==> flow/design.v <==
`timescale 1ns / 1ps
module monitor (clk,a,SW,b,sum,thre); 
input clk;
input [1:0] a; 
input [7:0] SW;
output reg [1:0] b; 
output [7:0] sum;
output [7:0] thre;
reg [7:0] i=0;
wire [7:0] SWvalue;
reg [7:0] sw10;
always@(posedge clk)  begin
    case(SW)
    8'b00000000:sw10<=8'd0;
    8'b00000001:sw10<=8'd1;
    8'b00000010:sw10<=8'd2;
    8'b00000011:sw10<=8'd3;
    8'b00000100:sw10<=8'd4;
    8'b00000101:sw10<=8'd5;
    8'b00000110:sw10<=8'd6;
    8'b00000111:sw10<=8'd7;
    8'b00001000:sw10<=8'd8;
    8'b00001001:sw10<=8'd9;
    8'b00010000:sw10<=8'd10;
    8'b00010001:sw10<=8'd11;
    8'b00010010:sw10<=8'd12;
    8'b00010011:sw10<=8'd13;
    8'b00010100:sw10<=8'd14;
    8'b00010101:sw10<=8'd15;
    8'b00010110:sw10<=8'd16;
    8'b00010111:sw10<=8'd17;
    8'b00011000:sw10<=8'd18;
    8'b00011001:sw10<=8'd19;
    8'b00100000:sw10<=8'd20;
    8'b00100001:sw10<=8'd21;
    8'b00100010:sw10<=8'd22;
    8'b00100011:sw10<=8'd23;
    8'b00100100:sw10<=8'd24;
    8'b00100101:sw10<=8'd25;
    8'b00100110:sw10<=8'd26;
    8'b00100111:sw10<=8'd27;
    8'b00101000:sw10<=8'd28;
    8'b00101001:sw10<=8'd29;
    8'b00110000:sw10<=8'd30;
    8'b00110001:sw10<=8'd31;
    8'b00110010:sw10<=8'd32;
    8'b00110011:sw10<=8'd33;
    8'b00110100:sw10<=8'd34;
    8'b00110101:sw10<=8'd35;
    8'b00110110:sw10<=8'd36;
    8'b00110111:sw10<=8'd37;
    8'b00111000:sw10<=8'd38;
    8'b00111001:sw10<=8'd39;
    8'b01000000:sw10<=8'd40;
    8'b01000001:sw10<=8'd41;
    8'b01000010:sw10<=8'd42;
    8'b01000011:sw10<=8'd43;
    8'b01000100:sw10<=8'd44;
    8'b01000101:sw10<=8'd45;
    8'b01000110:sw10<=8'd46;
    8'b01000111:sw10<=8'd47;
    8'b01001000:sw10<=8'd48;
    8'b01001001:sw10<=8'd49;
    8'b01010000:sw10<=8'd50;
    8'b01010001:sw10<=8'd51;
    8'b01010010:sw10<=8'd52;
    8'b01010011:sw10<=8'd53;
    8'b01010100:sw10<=8'd54;
    8'b01010101:sw10<=8'd55;
    8'b01010110:sw10<=8'd56;
    8'b01010111:sw10<=8'd57;
    8'b01011000:sw10<=8'd58;
    8'b01011001:sw10<=8'd59;
    8'b01100000:sw10<=8'd60;
    8'b01100001:sw10<=8'd61;
    8'b01100010:sw10<=8'd62;
    8'b01100011:sw10<=8'd63;
    8'b01100100:sw10<=8'd64;
    8'b01100101:sw10<=8'd65;
    8'b01100110:sw10<=8'd66;
    8'b01100111:sw10<=8'd67;
    8'b01101000:sw10<=8'd68;
    8'b01101001:sw10<=8'd69;
    8'b01110000:sw10<=8'd70;
    8'b01110001:sw10<=8'd71;
    8'b01110010:sw10<=8'd72;
    8'b01110011:sw10<=8'd73;
    8'b01110100:sw10<=8'd74;
    8'b01110101:sw10<=8'd75;
    8'b01110110:sw10<=8'd76;
    8'b01110111:sw10<=8'd77;
    8'b01111000:sw10<=8'd78;
    8'b01111001:sw10<=8'd79;
    8'b10000000:sw10<=8'd80;
    8'b10000001:sw10<=8'd81;
    8'b10000010:sw10<=8'd82;
    8'b10000011:sw10<=8'd83;
    8'b10000100:sw10<=8'd84;
    8'b10000101:sw10<=8'd85;
    8'b10000110:sw10<=8'd86;
    8'b10000111:sw10<=8'd87;
    8'b10001000:sw10<=8'd88;
    8'b10001001:sw10<=8'd89;
    8'b10010000:sw10<=8'd90;
    8'b10010001:sw10<=8'd91;
    8'b10010010:sw10<=8'd92;
    8'b10010011:sw10<=8'd93;
    8'b10010100:sw10<=8'd94;
    8'b10010101:sw10<=8'd95;
    8'b10010110:sw10<=8'd96;
    8'b10010111:sw10<=8'd97;
    8'b10011000:sw10<=8'd98;
    8'b10011001:sw10<=8'd99;
    default:sw10<=8'd100;
    endcase
    end
always @ (posedge clk)begin
      if(i == 0)
      begin
          b <= (SW==0)? a : a+1;
          i <= i+1;
      end
      else if (i< SWvalue)
      begin
          b <= a+1;
          i <=i+1;
      end
      else if (i<99)
      begin
          b <= a;
          i <=i+1;
      end
      else
      begin
          b <= a;
          i <= 0;
      end
end
assign SWvalue = sw10;
assign sum = i;
assign thre=SWvalue;
endmodule
# --- Tool chain data of monitor ---
# The steps from the RTL of monitor to its reports follow in flow order.
# Line numbers count from 1 in the design file above.
# Operators: Yosys type, input widths -> output width; for muxes data width and select width s.
# Library cell names are shortened.
inputs:
  design: "monitor"
  clk_port: "clk"
  library: "sky130hd"
  corner: "tt_025C_1v80"

# --- After elaboration ---
# Yosys after proc, flatten, opt, wreduce and memory -nomap, before mapping. Enables and synchronous resets that opt folds into registers are not counted as muxes. Memory bits, and registers merged into a memory's read port (data or address), are not among the register bits. Print and check cells are not counted. Equal cells are merged and count once.
# Yosys's memory passes give these memory sizes; they may raise the number of words (mostly to a power of two), join words into wider ones and drop unused or constant bits.
bits:
  regBits: 18
  rom_bits: 1792
  clocked_rd_ports_x_width: 7
  memories: 1
  inputBits: 11
  elab_cells: 16
mem_list:
  columns: ["name", "words", "width", "read_ports", "wr", "line", "rtl"]
  rows:
  - ["(name not given)", 256, 7, 1, 0, 13, "case(SW)"]
classes:
  addsub: 2
  cmp: 2
  mux: 6
  n_reduce_logical: 2
op_table:
  columns: ["op", "count"]
  rows:
  - ["$mux 8", 3]
  - ["$logic_not 8->1", 2]
  - ["$add 8x1->8 const B", 1]
  - ["$lt 8x7->1 const B", 1]
  - ["$lt 8x8->1", 1]
  - ["$mux 2", 3]
  - ["$add 2x1->2 const B", 1]

# --- Depth ---
# Longest topological path by Yosys (ltp), each cell counted once; first at word level (registers and memories cut), then after technology mapping (sequential cells cut; the memories' decode and read muxes count).
logic_depth:
  depth_word: 4
  abc_area: 0
  ltp_mapped: 7

# --- Netlist ---
# Yosys stat after the flow's synthesis: flattened, memories mapped to cells. It holds for the ABC_AREA given above (unset counts as 0); a run with the other value may have another netlist.
synth_totals:
  cells: 142
  yosys_area_um2: 1137.3
  ffs: 17
  buf_cells: 5
types:
  columns: ["cell_type", "count"]
  rows:
  - ["dfxtp_1", 17]
  - ["ha_1", 10]
  - ["a21oi_1", 16]
  - ["inv_1", 14]
  - ["nand2_1", 12]
  - ["xnor2_1", 5]
  - ["o21ai_1", 7]
  - ["xor2_1", 4]
  - ["nor2_1", 9]
  - ["nand2b_1", 4]
  - ["nand3_1", 4]
  - ["o21ai_0", 4]
  - ["and3_1", 3]
  - ["a32oi_1", 2]
  - ["nor3_4", 1]
  - ["o311ai_2", 1]
  - ["a21boi_1", 2]
  - ["a21o_1", 2]
# Other cell types: 19; their cells: 25.

# --- Worst setup path after synthesis ---
# Source: OpenSTA report_checks on the synthesized netlist (no wires, ideal clock, input and output delay 20% of the period each), path of least setup slack; recovery checks are left aside. Register names are those of the netlist, which keeps one name where synthesis merged equal registers.
synth_path:
  path_type: "reg-to-reg"
  from: "register i[5]"
  to: "register b[1]"
  tclk_ns: 1.61
  launch_ns: 0.000
  arrival_ns: 1.563
  t_required_ns: 1.488
  path_slack_ns: -0.076
  delay_ns: 1.685
  stages: 7
  n_path_buf: 0
  synth_period_reached_ns: 1.686
# "delay_ns" = arrival - input delay + setup time.
# "stages": output pins that drive a net of the path, with the launching flip-flop's if there is one; two outputs of one cell count as two.
# "synth_period_reached_ns" is the clock period less the worst setup slack; recovery checks do not enter. This is arithmetic on one report: input and output delays are still those of the set period (20% each).
# The rows between start and end are the longest chain of elaborated cells between them; the timing report does not say that the signal goes this way. Where chains are equally long, one stands for them.
# A line is the first line of the expression or statement that the cell stems from. Yosys adds cells for indexed reads and writes and turns some case tables into memories.
# A register here has more assigning lines than the two given.
synth_via:
  cell_sequence: "dfxtp_1 > ha_1 > a21o_1 > a211oi_2 > mux2_4 > o311ai_2 > xnor2_1"
  elab_chain_len: 3
  cells_between: 4
  cone_lines: 2
synth_lines:
  columns: ["item", "line", "rtl"]
  rows:
  - ["from (decl)", 9, "reg [7:0] i=0;"]
  - ["from (assign)", 121, "i <= i+1;"]
  - ["from (assign)", 126, "i <=i+1;"]
  - ["$lt 8x8->1", 123, "else if (i< SWvalue)"]
  - ["$mux 2", 123, null]
  - ["$mux 2", 118, "if(i == 0)"]
  - ["to (assign)", 120, "b <= (SW==0)? a : a+1;"]
  - ["to (assign)", 125, "b <= a+1;"]
  - ["to (decl)", 6, "output reg [1:0] b;"]

# --- Worst path after layout ---
# Path of least setup slack in the final report of run B (OpenROAD, finished layout, wires in). Where an end is a register, its clock arrival counts in the times.
layout_path:
  path_type: "reg-to-reg"
  from: "register i[5]"
  to: "register i[7]"
  tclk_ns: 2.17
  launch_ns: 0.24
  arrival_ns: 2.07
  t_required_ns: 2.34
  path_slack_ns: 0.27
  stages: 7
  n_path_buf: 0
# The rows between start and end are the longest chain of elaborated cells between them; the timing report does not say that the signal goes this way. Where chains are equally long, one stands for them.
# A register here has more assigning lines than the two given.
layout_via:
  cell_sequence: "dfxtp_1 > ha_1 > a21o_1 > a211oi_2 > nor2b_1 > o21ai_1 > a21oi_1"
  elab_chain_len: 4
  cells_between: 7
layout_lines:
  columns: ["item", "line", "rtl"]
  rows:
  - ["from (decl)", 9, "reg [7:0] i=0;"]
  - ["from (assign)", 121, "i <= i+1;"]
  - ["from (assign)", 126, "i <=i+1;"]
  - ["$add 8x1->8", 131, "i <=i+1;"]
  - ["$mux 8", 128, "else if (i<99)"]
  - ["$mux 8", 123, "else if (i< SWvalue)"]
  - ["$mux 8", 118, "if(i == 0)"]
  - ["to (assign)", 121, null]
  - ["to (assign)", 126, null]
  - ["to (decl)", 9, null]

# Design monitor on sky130hd. What follows are 2 stored runs of the flow, each under its own settings; their order means nothing. The constraints put input and output delay at 20% of the set period each and load the outputs with 0.01 pF.
# "period_less_ws_ns" is the run's clock period less its worst setup slack. It is reckoned from that one timing run; input and output delays stay at 20% of the period that was set.
# "worstPathTime_ns" = time allowed to the worst setup path (clock period - input delay - output delay, where it has them) - its slack; a late launch clock adds to it, a late capture clock takes from it.
# "total_power_mw": no workload was simulated; the value follows from the tool's default switching activity.
runs:
  - name: "run A"
    settings:
      period_ns: 2.11
      CORE_UTILIZATION: 69
      SETUP_SLACK_MARGIN: 0.45
      PLACE_DENSITY_LB_ADDON: 0.03
      CELL_PAD_IN_SITES_DETAIL_PLACEMENT: 2
      TNS_END_PERCENT: 5
      CTS_CLUSTER_SIZE: 73
      CAP_MARGIN: 5
      SLEW_MARGIN: 35
      CORE_MARGIN: 2
    outcome: "not finished: placement ended with error FLW-0024"
  - name: "run B"
    settings:
      period_ns: 2.17
      CORE_UTILIZATION: 37
      PLACE_DENSITY_LB_ADDON: 0.21
      CORE_ASPECT_RATIO: 0.75
      CELL_PAD_IN_SITES_DETAIL_PLACEMENT: 0
      TNS_END_PERCENT: 95
      CAP_MARGIN: 5
      CORE_MARGIN: 2
      SLEW_MARGIN: 20
    results:
      yosys_chip_area_um2: 1137.3
      design.die.area_um2: 3538.1
      cell_area_final_um2: 1527.7
      utilization_pct: 52.0
      final_setup_ws_ns: 0.268
      final_setup_tns_ns: 0.000
      ws_hold_ns: 0.543
      total_power_mw: 1.607
      period_less_ws_ns: 1.902
      worstPathTime_ns: 1.90
      critical_path_type: "reg-to-reg"
